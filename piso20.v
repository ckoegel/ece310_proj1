==> flow/design.v <==
module dff #(
  parameter WIDTH=4
) (
  input rst_n, clk,
  input [WIDTH-1:0] D,
  output reg [WIDTH-1:0] Q
);
  always @( posedge clk )
  begin
    if( !rst_n )
      Q <= 0;
    else
      Q <= D;
  end
endmodule
module dff_en #(
  parameter WIDTH=4
) (
  input rst_n, en, clk,
  input [WIDTH-1:0] D,
  output reg [WIDTH-1:0] Q
);
  always @( posedge clk )
  begin
    if( !rst_n )
      Q <= 0;
    else
      if( en )
        Q <= D;
      else
        Q <= Q;
  end
endmodule
module piso20 (
  input rst_n, clk, capture, shift,
  input [19:0] p_in,
  output s_out
);
  wire [19:0] cstate, nstate;
  wire [19:0] next_shift, shifted;
  dff #( .WIDTH(20) ) state (
    .rst_n( rst_n ),
    .clk( clk ),
    .D( nstate ),
    .Q( cstate )
  );
  assign s_out = cstate[0];
  assign shifted = cstate >> 1;
  assign next_shift = shift ? shifted : cstate;
  assign nstate = capture ? p_in : next_shift;
endmodule   
[Step by step through the tools: piso20]
Tool output for the design above, in the order of the flow.
Lines are those of the file above, counted from 1.
Operators carry their Yosys type and port widths (W data, S select, Z words).
Library cell names are shortened.
A cell with -- has no value.
Design
  top: piso20
  clock port: clk
  standard-cell library: sky130hd
  timing corner: tt_025C_1v80

[Word level]
Counts by Yosys on the flattened word-level netlist (proc, flatten, opt, wreduce; memories kept). Register bits leave out memories and registers merged into their read ports (data or address). Print and check cells are left out. Cells with the same type and inputs are merged into one.
Storage and ports
  output and inout bits: 1
  register bits: 20
Operators by class
  muxes and demuxes: 2
  reductions and logical operators: 1
Operators by type and width (number)
  $mux W20: 2
  $reduce_bool A2 Y1: 1

[Depth]
Longest topological path by Yosys (ltp), each cell counted once; first at word level (registers and memories cut), then after technology mapping (sequential cells cut; the memories' decode and read muxes count).
Depth
  word-level depth: 2
  ABC_AREA: 0
  mapped depth: 4
  depth with buffers taken out: 2

[After synthesis]
Source: synth_stat.txt of the flow (Yosys; design flattened, memories mapped). It holds for the ABC_AREA given above (unset counts as 0); a run with the other value may have another netlist.
Mapped netlist
  buffer cells: 8
  mapped cells: 88
  mapped flip-flops: 20
  chip area (Yosys): 998.5 sq um
Cells by type (number)
  dfxtp_1: 20
  mux2_2: 19
  o211a_1: 19
  nand2b_1: 14
  or2b_1: 5
  buf_6: 2
  buf_2: 3
  clkbuf_1: 3
  or3b_1: 1
  a21boi_1: 1
  nand2_1: 1
By module: a second synthesis without flattening, with its own total; a netlist apart from the flattened one above.
Unflattened totals
  cell total of the unflattened synthesis: 108
  area (unflattened synthesis): 977.2 sq um
Rows give one instance, submodules left out.
Modules
  dff (WIDTH=20): cells 42, instances 1, area 561.8 sq um
  piso20: cells 66, instances 1, area 415.4 sq um

[Timing after synthesis]
Path of least setup slack by OpenSTA after synthesis, without wires, with an ideal clock, recovery checks aside; 20% of the period is set as input and as output delay. Where synthesis merged equal registers, the netlist keeps one of their names.
Timing path after synthesis
  path kind: in2reg
  start: input shift
  end: register state.Q[0]
  path delay: 0.740 ns
  arrival: 0.838 ns
  setup slack: 0.115 ns
  stages: 3
  data required time: 0.954 ns
  clock period: 1.07 ns
  time at the first pin: 0.214 ns
  buffers on the path: 1
  synthesis period reached: 0.955 ns
"path delay" = arrival - input delay + setup time.
"stages": output pins that drive a net of the path, with the launching flip-flop's if there is one; two outputs of one cell count as two.
"synthesis period reached" = period - worst setup slack (recovery checks aside). The figure is calculated, with input and output delays left at 20% of the set period.
Between the ends stands the longest chain of elaborated cells between them, by number of cells; it is not shown to be the way that was timed. Of several equally long chains one is given.
A line is the first line of the expression or statement that the cell stems from. Yosys adds cells for indexed reads and writes and turns some case tables into memories.
On the way, after synthesis
  cells stage by stage: buf_6 -> mux2_2 -> o211a_1
  cells in the longest elaborated chain: 2
Ends and longest elaborated chain, after synthesis
  start: declaration: RTL line 35  | input rst_n, clk, capture, shift,
  $mux W20: RTL line 49  | assign next_shift = shift ? shifted : cstate;
  $mux W20: RTL line 50  | assign nstate = capture ? p_in : next_shift;
  end: assignment: RTL line 11  | Q <= 0;
  end: assignment: RTL line 13  | Q <= D;
  end: declaration: RTL line 6  | output reg [WIDTH-1:0] Q

[Worst path after layout]
Path of least setup slack in the final report of run 1 (OpenROAD, finished layout, wires in). Where an end is a register, its clock arrival counts in the times.
Timing path post-layout
  path kind: in2reg
  start: input shift
  end: register state.Q[18]
  stages: 4
  clock period: 0.985 ns
  data required time: 1.13 ns
  arrival: 1.04 ns
  setup slack: 0.09 ns
  time at the first pin: 0.20 ns
  buffers on the path: 2
Between the ends stands the longest chain of elaborated cells between them, by number of cells; it is not shown to be the way that was timed. Of several equally long chains one is given.
On the way, post-layout
  cells stage by stage: buf_2 -> buf_12 -> mux2_2 -> o211a_1
  cells in the longest elaborated chain: 2
Ends and longest elaborated chain, post-layout
  start: declaration: RTL line 35  | input rst_n, clk, capture, shift,
  $mux W20: RTL line 49  | assign next_shift = shift ? shifted : cstate;
  $mux W20: RTL line 50  | assign nstate = capture ? p_in : next_shift;
  end: assignment: RTL line 11  | Q <= 0;
  end: assignment: RTL line 13  | Q <= D;
  end: declaration: RTL line 6  | output reg [WIDTH-1:0] Q

Memo
Re: implementation data of piso20

Measured results for piso20: 2 stored runs of the Yosys and OpenROAD flow on sky130hd. The settings differ; the order carries no meaning. The constraints put input and output delay at 20% of the set period each and load the outputs with 0.01 pF.
"worst setup path time" = time allowed to the worst setup path (clock period - input delay - output delay, where it has them) - its slack; a late launch clock adds to it, a late capture clock takes from it.
[run 1] settings: period_ns=0.985, CORE_UTILIZATION=27, SETUP_SLACK_MARGIN=-0.02, PLACE_DENSITY_LB_ADDON=0.13, CORE_MARGIN=2, CELL_PAD_IN_SITES_GLOBAL_PLACEMENT=1, CAP_MARGIN=20, SLEW_MARGIN=20
[run 1] result: chip area after synthesis (Yosys) 998.5 sq um, die area 4200.3 sq um, utilization 0.39, worst setup slack after layout 0.086 ns, total negative slack 0.000 ns, worst setup path time 0.70 ns, worst setup path kind in2reg
[run 2] settings: period_ns=1.1, CORE_UTILIZATION=63, SETUP_SLACK_MARGIN=-0.03, PLACE_DENSITY_LB_ADDON=0.04, CORE_MARGIN=4, CELL_PAD_IN_SITES_GLOBAL_PLACEMENT=1, ABC_AREA=1, GPL_TIMING_DRIVEN=0, GPL_ROUTABILITY_DRIVEN=1, CAP_MARGIN=10, SLEW_MARGIN=20
[run 2] result: did not finish, placement stopped with FLW-0024
